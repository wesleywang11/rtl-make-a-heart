==> flow/design.v <==
module heart_pattern (
    input wire clk,
    input wire reset,
    output reg signal1,
    output reg signal2,
    output reg signal3,
    output reg signal4,
    output reg signal5,
    output reg signal6,
    output reg signal7,
    output reg signal8,
    output reg signal9,
    output reg signal10,
    output reg signal11,
    output reg signal12
);
    reg toggle;
    reg [8:0] counter;
    always @(posedge clk or posedge reset) begin
        if (reset) begin
            toggle <= 0;
            counter <= 0;
        end else begin
            toggle <= ~toggle;
            if (counter < 9'd500) begin
                counter <= counter + 1;
            end else begin
                counter <= 8'd0;   
            end
        end
    end
    always @(posedge clk or posedge reset) begin
        if (reset) begin
            signal1 <= 0;
            signal2 <= 0;
            signal3 <= 0;
            signal4 <= 0;
            signal5 <= 0;
            signal6 <= 0;
            signal7 <= 0;
            signal8 <= 0;
            signal9 <= 0;
            signal10 <= 0;
            signal11 <= 0;
            signal12 <= 0;
        end else begin
            signal1 <= ((counter >= 8'd40 && counter <= 8'd50)||(counter >= 8'd120 && counter <= 8'd130)) ? toggle : 1'b0;
            signal2 <= ((counter >= 8'd30 && counter <= 8'd60)||(counter >= 8'd110 && counter <= 8'd140)) ? toggle : 1'b0;
            signal3 <= ((counter >= 8'd20 && counter <= 8'd70)||(counter >= 8'd100 && counter <= 8'd150)) ? toggle : 1'b0;
            signal4 <= ((counter >= 8'd20 && counter <= 8'd80)||(counter >= 8'd90 && counter <= 8'd150)) ? toggle : 1'b0;
            signal5 <= (counter >= 8'd20 && counter <= 8'd150) ? toggle : 1'b0;
            signal6 <= (counter >= 8'd30 && counter <= 8'd140) ? toggle : 1'b0;
            signal7 <= (counter >= 8'd40 && counter <= 8'd130) ? toggle : 1'b0;
            signal8 <= (counter >= 8'd50 && counter <= 8'd120) ? toggle : 1'b0;
            signal9 <= (counter >= 8'd60 && counter <= 8'd110) ? toggle : 1'b0;
            signal10 <= (counter >= 8'd70 && counter <= 8'd100) ? toggle : 1'b0;
            signal11 <= (counter >= 8'd80 && counter <= 8'd90) ? toggle : 1'b0;
        end
    end
endmodule
From RTL to reports: heart_pattern
The steps from the RTL of heart_pattern to its reports follow in flow order.
Line numbers count from 1 in the design file above.
Library cell names are shortened.
Not given: n/a

design
  top module = heart_pattern
  clock = clk
  cell library = sky130hd
  corner = tt_025C_1v80

After elaboration
Counts by Yosys on the flattened word-level netlist (proc, flatten, opt, wreduce; memories kept). Register bits leave out memories and registers merged into their read ports (data or address); mux counts leave out enables and synchronous resets folded into registers. Print and check cells are left out. Cells with the same type and inputs are merged into one.

word-level totals
  register bits = 21
  latch bits = 0
  memory bits (writable) = 0
  memory bits (read-only) = 0
  word width x clocked read ports = 0
  memories kept = 0
  input port bits = 2
  output and inout port bits = 12
  elaborated cells = 69

operators by class
  add/subtract/negate cells = 1
  multiply operators = 0
  div/mod/pow operators = 0
  $lt $le $gt $ge = 23
  eq/ne operators = 0
  shift-type cells = 0
  muxes and demuxes = 12
  bitwise gates (word level) = 1
  reductions and logical operators = 19

operator list
  operator                                                                number
  9-bit by 7-bit >= comparator with 1-bit output (second input constant)  6
  9-bit by 7-bit <= comparator with 1-bit output (second input constant)  6
  9-bit by 6-bit >= comparator with 1-bit output (second input constant)  3
  9-bit by 8-bit <= comparator with 1-bit output (second input constant)  3
  9-bit by 5-bit >= comparator with 1-bit output (second input constant)  2
  9-bit by 6-bit <= comparator with 1-bit output (second input constant)  2
  1-bit logical AND                                                       15
  1-bit 2-to-1 mux                                                        11
  9-bit by 1-bit adder with 9-bit output (second input constant)          1
  9-bit less-than comparator (second input constant)                      1
  9-bit 2-to-1 mux                                                        1
  1-bit logical OR                                                        4
  1-bit inverter                                                          1

Longest topological paths
Longest topological path by Yosys (ltp), each cell counted once; first at word level (registers and memories cut), then after technology mapping (sequential cells cut; the memories' decode and read muxes count).

logic depth
  depth in word-level cells = 4
  ABC_AREA = 1
  depth in mapped cells = 9
  gate-level depth less buffers = 8

Synthesis result
The flow's flattened synthesis, as Yosys stat reports it; memories are mapped. The netlist is that of the ABC_AREA named above (0 if unset); the other value can give another one.

mapped netlist
  mapped cells = 183
  mapped area = 1288.7 µm²
  sequential part of the area = 525.5 µm²
  flip-flops = 21
  buffer cells = 5

cells by type
  cell     number  total area (µm²)
  dfrtp_1  21      525.504
  nand2_1  52      195.187
  nor2_1   30      112.608
  inv_1    18      67.565
  nand4_1  8       50.048
  nand3_1  9       45.043
  a21oi_1  8       40.038
  o21ai_0  7       35.034
  xor2_1   3       26.275
  buf_4    3       22.522
  nor2_4   2       22.522
  nand2_2  3       18.768
  ha_1     1       12.512
  nor2_2   2       12.512
  buf_6    1       11.261
  inv_2    3       11.261
  nand2_4  1       11.261
  a21oi_2  1       8.758

Other cell types: 10; their cells: 10.

Timing after synthesis
Source: OpenSTA report_checks on the synthesized netlist (no wires, ideal clock, input and output delay 20% of the period each), path of least setup slack; recovery checks are left aside. Register names are those of the netlist, which keeps one name where synthesis merged equal registers.

timing after synthesis
  kind = register to register
  from = register counter[5]
  to = register signal3
  period = 2.78 ns
  library setup time = 0.118 ns
  time at the first pin = 0.000 ns
  arrival time = 1.046 ns
  data required time = 2.662 ns
  slack = 1.616 ns
  delay of the path = 1.164 ns
  driving pins on the path = 10
  path buffers = 1
  period reached after synthesis = 1.164 ns

"delay of the path" = arrival - input delay + setup time.
"driving pins on the path": output pins that drive a net of the path, with the launching flip-flop's if there is one; two outputs of one cell count as two.
"period reached after synthesis" is the clock period less the worst setup slack; recovery checks do not enter. This is arithmetic on one report: input and output delays are still those of the set period (20% each).
The rows between start and end are the longest chain of elaborated cells between them; the timing report does not say that the signal goes this way. Where chains are equally long, one stands for them.
Each line given opens the expression or statement behind the cell; cells for indexed reads and writes are added by Yosys, which also makes memories of some case tables.
A register here has more assigning lines than the two given.

on the way, after synthesis
  cells stage by stage = dfrtp_1 > buf_6 > clkinv_2 > nand2_1 > nor2_4 > o21ai_0 > nand2_1 > nand2_1 > nand2_1 > nand2_1
  cells in the longest elaborated chain = 4
  elaborated cells between the ends (all ways) = 8
  those cells by class = compare (4); mux (1); reduce/logical (3)

RTL lines, path after synthesis
  what                                            RTL line  text
  from (decl)                                     18        reg [8:0] counter;
  from (assign)                                   22        counter <= 0;
  from (assign)                                   26        counter <= counter + 1;
  9-bit by 5-bit >= comparator with 1-bit output  49        signal3 <= ((counter >= 8'd20 && counter <= 8'd70)||(counter >= 8'd100 && counter <= 8'd150)) ? toggle : 1'b0;
  1-bit logical AND                               49
  1-bit logical OR                                49
  1-bit 2-to-1 mux                                49
  to (assign)                                     36        signal3 <= 0;
  to (assign)                                     49
  to (decl)                                       6         output reg signal3,

Timing after layout
Path of least setup slack in the final report of run A (OpenROAD, finished layout, wires in). Where an end is a register, its clock arrival counts in the times.

timing post-layout
  kind = register to output
  from = register signal1
  to = output signal1
  period = 2.74 ns
  output delay = 0.55 ns
  time at the first pin = 0.28 ns
  arrival time = 1.15 ns
  data required time = 2.19 ns
  slack = 1.05 ns
  driving pins on the path = 2
  path buffers = 1

on the way, post-layout
  cells stage by stage = dfrtp_1 > clkdlybuf4s50_1
  cells in the longest elaborated chain = 0
  elaborated cells between the ends (all ways) = 0
  RTL lines with such cells = 0

RTL lines, path post-layout
  what           RTL line  text
  from (decl)    4         output reg signal1,
  from (assign)  34        signal1 <= 0;
  from (assign)  47        signal1 <= ((counter >= 8'd40 && counter <= 8'd50)||(counter >= 8'd120 && counter <= 8'd130)) ? toggle : 1'b0;
  to (decl)      4

# Flow runs of heart_pattern

2 stored runs of heart_pattern in the flow (synthesis by Yosys, layout by OpenROAD, sky130hd cells), in arbitrary order. Constraints: input delay and output delay 20% of the set period each, output load 0.01 pF.
"achieved clock period (ns)": clock period set for the run, less the worst setup slack. It is reckoned from that one timing run; input and output delays stay at 20% of the period that was set.
By "finish__power__total" is meant OpenSTA's value without simulated activity: inputs other than the clock are taken to toggle once in ten clock periods, and the tool carries that through the logic.

settings of run A
{
  "period_ns": 2.74,
  "CORE_UTILIZATION": 21,
  "SETUP_SLACK_MARGIN": 0.04,
  "PLACE_DENSITY": 0.42,
  "CELL_PAD_IN_SITES_GLOBAL_PLACEMENT": 0,
  "ABC_AREA": 1,
  "CTS_CLUSTER_SIZE": 31,
  "CAP_MARGIN": 10,
  "MIN_ROUTING_LAYER": "met2",
  "CORE_MARGIN": 2,
  "SLEW_MARGIN": 20
}
report of run A
yosys chip area after synthesis (um^2): 1288.7
finish__design__die__area: 6779.1
finish__design__instance__utilization: 0.2555
finish__timing__setup__ws: 1.047
finish__power__total: 5.339e-04
achieved clock period (ns): 1.693

settings of run B
{
  "period_ns": 1.06,
  "CORE_UTILIZATION": 22,
  "PLACE_DENSITY_LB_ADDON": 0.29,
  "CORE_MARGIN": 3,
  "CELL_PAD_IN_SITES_DETAIL_PLACEMENT": 1,
  "TNS_END_PERCENT": 85,
  "ABC_AREA": 1,
  "GPL_TIMING_DRIVEN": 1,
  "GPL_ROUTABILITY_DRIVEN": 0,
  "CTS_CLUSTER_SIZE": 20,
  "CTS_CLUSTER_DIAMETER": 253,
  "CAP_MARGIN": 35,
  "SLEW_MARGIN": 20
}
report of run B
yosys chip area after synthesis (um^2): 1288.7
finish__design__die__area: 6812.0
finish__design__instance__utilization: 0.3347
finish__timing__setup__ws: -0.193
finish__power__total: 1.378e-03
achieved clock period (ns): 1.253
